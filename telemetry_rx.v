==> flow/design.v <==
module telemetry_rx (
    input  wire        clk,
    input  wire        rst,
    input  wire [7:0]  rx_byte,
    input  wire        rx_valid,
    output reg         packet_valid,
    output reg [15:0]  packet_id,
    output reg [31:0]  line_number,
    output reg [15:0]  payload_size,
    output reg [7:0]   payload_byte,
    output reg         payload_valid
);
    localparam SYNC_WORD = 16'hABCD;
    localparam S_SYNC1   = 0,
               S_SYNC2   = 1,
               S_HEADER  = 2,
               S_PAYLOAD = 3,
               S_DONE    = 4;
    reg [2:0] state;
    reg [15:0] sync_shift;
    reg [3:0]  header_count;
    reg [31:0] crc_received;
    reg [31:0] crc_calc;
    reg [15:0] payload_count;
    function [31:0] crc32;
        input [31:0] crc;
        input [7:0]  data;
        integer i;
        begin
            crc32 = crc ^ (data << 24);
            for (i = 0; i < 8; i = i + 1) begin
                if (crc32[31])
                    crc32 = (crc32 << 1) ^ 32'h04C11DB7;
                else
                    crc32 = crc32 << 1;
            end
        end
    endfunction
    always @(posedge clk) begin
        if (rst) begin
            state <= S_SYNC1;
            packet_valid <= 0;
            payload_valid <= 0;
        end
        else if (rx_valid) begin
            packet_valid <= 0;
            payload_valid <= 0;
            case (state)
            S_SYNC1: begin
                sync_shift[15:8] <= rx_byte;
                state <= S_SYNC2;
            end
            S_SYNC2: begin
                sync_shift[7:0] <= rx_byte;
                if (sync_shift == SYNC_WORD) begin
                    header_count <= 0;
                    crc_calc <= 32'hFFFFFFFF;
                    state <= S_HEADER;
                end
                else begin
                    state <= S_SYNC1;
                end
            end
            S_HEADER: begin
                case (header_count)
                    0: packet_id[15:8] <= rx_byte;
                    1: packet_id[7:0]  <= rx_byte;
                    2: line_number[31:24] <= rx_byte;
                    3: line_number[23:16] <= rx_byte;
                    4: line_number[15:8]  <= rx_byte;
                    5: line_number[7:0]   <= rx_byte;
                    6: payload_size[15:8] <= rx_byte;
                    7: payload_size[7:0]  <= rx_byte;
                    8: crc_received[31:24] <= rx_byte;
                    9: crc_received[23:16] <= rx_byte;
                    10: crc_received[15:8] <= rx_byte;
                    11: crc_received[7:0]  <= rx_byte;
                endcase
                header_count <= header_count + 1;
                if (header_count == 11) begin
                    payload_count <= 0;
                    state <= S_PAYLOAD;
                end
            end
            S_PAYLOAD: begin
                payload_byte <= rx_byte;
                payload_valid <= 1;
                crc_calc <= crc32(crc_calc, rx_byte);
                payload_count <= payload_count + 1;
                if (payload_count == payload_size - 1) begin
                    state <= S_DONE;
                end
            end
            S_DONE: begin
                if (~crc_calc == crc_received)
                    packet_valid <= 1;
                state <= S_SYNC1;
            end
            endcase
        end
    end
endmodule
; ---- From RTL to reports: telemetry_rx
; What the tools print for telemetry_rx, step after step.
; Line numbers count from 1 in the design file above.
; Not given: --
[setup]
design = telemetry_rx
clock = clk
cell_library = sky130hd
corner = tt_025C_1v80

; ---- Elaborated design
; Counts by Yosys on the flattened word-level netlist (proc, flatten, opt, wreduce; memories kept). Register bits leave out memories and registers merged into their read ports (data or address). Print and check cells are left out. Cells with the same type and inputs are merged into one.
[classes]
eq_ne = 21
logic = 11
muxes = 42
addsub = 3
reduce_logical = 25
[ops]
columns = operator, count
row1 = 32-bit 2-to-1 mux, 22
row2 = 27-bit 2-to-1 mux, 8
row3 = 14-bit inverter, 8
row4 = 4-bit AND reduction, 16
row5 = 32-bit case mux with 2-bit select, 1
row6 = 16-bit by 32-bit equality test with 1-bit output, 1
row7 = 32-bit equality test, 1
row8 = 32-bit XOR, 1
row9 = 32-bit inverter, 1
row10 = 16-bit case mux with 2-bit select, 1
row11 = 16-bit by 1-bit subtractor with 17-bit output (second input constant), 1
row12 = 16-bit by 1-bit adder with 16-bit output (second input constant), 1
row13 = 16-bit equality test (second input constant), 1
row14 = 4-bit by 3-bit equality test with 1-bit output (second input constant), 4
row15 = 4-bit equality test (second input constant), 4
row16 = 16-bit 2-to-1 mux, 1
row17 = 3-bit case mux with 5-bit select, 1
row18 = 3-bit AND reduction, 3
row19 = 4-bit by 2-bit equality test with 1-bit output (second input constant), 2
row20 = 4-bit case mux with 2-bit select, 1
row21 = 2-bit inequality test (second input constant), 3
row22 = 2-bit nonzero test, 3
row23 = 3-bit by 2-bit equality test with 1-bit output (second input constant), 2
row24 = 3-bit 2-to-1 mux, 2
row25 = 5-bit nonzero test, 1
row26 = 4-bit by 1-bit adder with 4-bit output (second input constant), 1
row27 = 4-bit by 1-bit equality test with 1-bit output (second input constant), 1
row28 = 4-bit logical NOT, 1
; Other operator kinds: 7; their cells: 9.
[word_totals]
regBits = 177
output_inout_bits = 74

; ---- Logic depth
; Longest topological path by Yosys (ltp), each cell counted once; first at word level (registers and memories cut), then after technology mapping (sequential cells cut; the memories' decode and read muxes count).
[depth]
word_depth = 39
ABC_AREA = 0
depth_mapped = 8
depth_no_buf = 8

; ---- Synthesis result
; Yosys stat after the flow's synthesis: flattened, memories mapped to cells. It holds for the ABC_AREA given above (unset counts as 0); a run with the other value may have another netlist.
[by_type]
columns = type, count, type_area_um2
row1 = sky130_fd_sc_hd__edfxtp_1, 172, 5.16E+03
row2 = sky130_fd_sc_hd__xnor2_1, 86, 753.222
row3 = sky130_fd_sc_hd__xor2_1, 51, 446.678
row4 = sky130_fd_sc_hd__nand2_1, 45, 168.912
row5 = sky130_fd_sc_hd__dfxtp_1, 7, 140.134
row6 = sky130_fd_sc_hd__nor2_1, 27, 101.347
row7 = sky130_fd_sc_hd__and2_1, 15, 93.84
row8 = sky130_fd_sc_hd__ha_1, 6, 75.072
row9 = sky130_fd_sc_hd__nor4_1, 10, 62.56
row10 = sky130_fd_sc_hd__nor3_1, 12, 60.058
row11 = sky130_fd_sc_hd__nand4_1, 9, 56.304
row12 = sky130_fd_sc_hd__nand2b_1, 8, 50.048
row13 = sky130_fd_sc_hd__clkbuf_1, 11, 41.29
row14 = sky130_fd_sc_hd__a21oi_1, 8, 40.038
row15 = sky130_fd_sc_hd__nand3_1, 8, 40.038
row16 = sky130_fd_sc_hd__inv_1, 10, 37.536
row17 = sky130_fd_sc_hd__nand4b_1, 4, 35.034
row18 = sky130_fd_sc_hd__mux2i_1, 3, 30.029
; Other cell types: 25; their cells: 47.
[synth_totals]
mapped_area_um2 = 7763.7
cells = 539
buffers = 13
seq_area_um2 = 5305.1
ffs = 179

; ---- Worst setup path after synthesis
; OpenSTA on the mapped netlist: ideal clock, no wires. The path of least setup slack (recovery checks aside). Input and output delay are each 20% of the period. Register names are those of the netlist, which keeps one name where synthesis merged equal registers.
[synth_path]
path_kind = input to register
start = input port rx_valid
end = register crc_calc[0]
period_ns = 4.69
path_delay_ns = 2.377
t_arrival_ns = 2.883
path_slack_ns = 1.375
path_stages = 3
input_delay_ns = 0.938
setup_time_ns = 0.432
path_buffers = 1
period_less_setup_slack_ns = 3.315
; "path_delay_ns" is the arrival time less input delay plus setup time.
; "path_stages" counts driving pins, that of a launching flip-flop among them; a cell with two outputs on the path counts twice.
; "period_less_setup_slack_ns" = period - worst setup slack (recovery checks aside). The figure is calculated, with input and output delays left at 20% of the set period.
; Between the ends stands the longest chain of elaborated cells between them, by number of cells; it is not shown to be the way that was timed. Of several equally long chains one is given.
; A line is the first line of the expression or statement that the cell stems from. Yosys adds cells for indexed reads and writes and turns some case tables into memories.
; Only ways into the end's enable, where the timed path ends, are counted here.
[synth_via]
cell_sequence = sky130_fd_sc_hd__clkbuf_1 -> sky130_fd_sc_hd__nand2_1 -> sky130_fd_sc_hd__a21oi_1
elab_chain_len = 1
[synth_rtl]
columns = item, line
row1 = "start, declared", 5  ; input  wire        rx_valid,
row2 = 4-bit AND reduction, --
row3 = "end, assigned", 57  ; crc_calc <= 32'hFFFFFFFF;
row4 = "end, assigned", 88  ; crc_calc <= crc32(crc_calc, rx_byte);
row5 = "end, declared", 23  ; reg [31:0] crc_calc;

; ---- Worst path after layout
; From the final timing report of run A: the path of least setup slack in the routed layout; clock arrival at registers is part of the times.
[layout_path]
path_kind = register to register
start = register payload_size[5]
end = register state
period_ns = 1.96
path_stages = 7
path_slack_ns = -0.27
t_arrival_ns = 2.55
setup_time_ns = 0.11
path_buffers = 0
; Where an end lacks its bit number, it is one bit of the signal, or one of the new flip-flops if synthesis recoded a state register.
; A register here has more assigning lines than the two given.
[layout_via]
cell_sequence = sky130_fd_sc_hd__edfxtp_1 -> sky130_fd_sc_hd__or4_4 -> sky130_fd_sc_hd__or4_4 -> sky130_fd_sc_hd__a32o_2 -> sky130_fd_sc_hd__a21oi_2 -> sky130_fd_sc_hd__nand4b_1 -> sky130_fd_sc_hd__o21ai_1
[layout_rtl]
columns = item, line
row1 = "start, declared", 9  ; output reg [15:0]  payload_size,
row2 = "start, assigned", 73  ; 7: payload_size[7:0]  <= rx_byte;
row3 = "end, assigned", 41  ; state <= S_SYNC1;
row4 = "end, assigned", 51  ; state <= S_SYNC2;
row5 = "end, declared", 19  ; reg [2:0] state;
; No chain of elaborated cells between the ends is given.

Top module telemetry_rx; platform sky130hd; tools Yosys and OpenROAD; 2 stored runs in no particular order. Input and output delays are each 20% of the period that was set; the output load is 0.01 pF.
"achieved_period_ns": clock period set for the run, less the worst setup slack. It is reckoned from that one timing run; input and output delays stay at 20% of the period that was set.
"worst_path_ns" = time allowed to the worst setup path (clock period - input delay - output delay, where it has them) - its slack; a late launch clock adds to it, a late capture clock takes from it.
"power.total_uw": no workload was simulated; the value follows from the tool's default switching activity.

# run A
==> flow/run.sh <==
#!/bin/bash
# the make line also repeats the synthesis and layout settings of config.mk as NAME=value (left out here)
make -C /OpenROAD-flow-scripts/flow DESIGN_CONFIG=/design/flow/config.mk WORK_HOME=/design/flow/orfs CLKGATE_MAP_FILE= finish
==> flow/config.mk <==
export PLATFORM = sky130hd
export DESIGN_NAME = telemetry_rx
export DESIGN_NICKNAME = telemetry_rx
export VERILOG_FILES = /design/flow/design.v
export SDC_FILE = /design/flow/constraint.sdc
export NUM_CORES = 4
export LEC_CHECK = 0
export CAP_MARGIN = 20
export CORE_MARGIN = 2
export CORE_UTILIZATION = 40
export SLEW_MARGIN = 20
==> flow/constraint.sdc <==
create_clock -name core_clock -period 1.96 [get_ports {clk}]
set_input_delay 0.3920 -clock core_clock [delete_from_list [all_inputs] [get_ports {clk}]]
set_output_delay 0.3920 -clock core_clock [all_outputs]
set_load 0.01 [all_outputs]

==> run A: results <==
worst_path_ns=2.23
worst_path_kind="register to register"
hold_ws_ns=0.483
timing.setup.tns_ns=-0.534
stdcell_area_um2=10875.4
achieved_period_ns=2.230
yosys.chip_area_um2=7763.7
finalUtil_pct=57.6
timing.setup.ws_ns=-0.270
power.total_uw=8310
dieArea_um2=20539.2

# run B
==> flow/run.sh <==
#!/bin/bash
# the make line also repeats the synthesis and layout settings of config.mk as NAME=value (left out here)
make -C /OpenROAD-flow-scripts/flow DESIGN_CONFIG=/design/flow/config.mk WORK_HOME=/design/flow/orfs CLKGATE_MAP_FILE= finish
==> flow/config.mk <==
export PLATFORM = sky130hd
export DESIGN_NAME = telemetry_rx
export DESIGN_NICKNAME = telemetry_rx
export VERILOG_FILES = /design/flow/design.v
export SDC_FILE = /design/flow/constraint.sdc
export NUM_CORES = 4
export LEC_CHECK = 0
export CAP_MARGIN = 20
export CELL_PAD_IN_SITES_DETAIL_PLACEMENT = 2
export CELL_PAD_IN_SITES_GLOBAL_PLACEMENT = 1
export CORE_MARGIN = 10
export CORE_UTILIZATION = 19
export CTS_CLUSTER_DIAMETER = 336
export GPL_ROUTABILITY_DRIVEN = 0
export MIN_ROUTING_LAYER = met1
export PLACE_DENSITY_LB_ADDON = 0.02
export SETUP_SLACK_MARGIN = 0.34
export SLEW_MARGIN = 10
export TNS_END_PERCENT = 75
==> flow/constraint.sdc <==
create_clock -name core_clock -period 2.32 [get_ports {clk}]
set_input_delay 0.4640 -clock core_clock [delete_from_list [all_inputs] [get_ports {clk}]]
set_output_delay 0.4640 -clock core_clock [all_outputs]
set_load 0.01 [all_outputs]

==> run B: results <==
worst_path_ns=2.25
worst_path_kind="register to register"
hold_ws_ns=0.503
timing.setup.tns_ns=0.000
stdcell_area_um2=11257.0
achieved_period_ns=2.254
yosys.chip_area_um2=7763.7
finalUtil_pct=28.1
timing.setup.ws_ns=0.066
power.total_uw=6776
dieArea_um2=49346.2
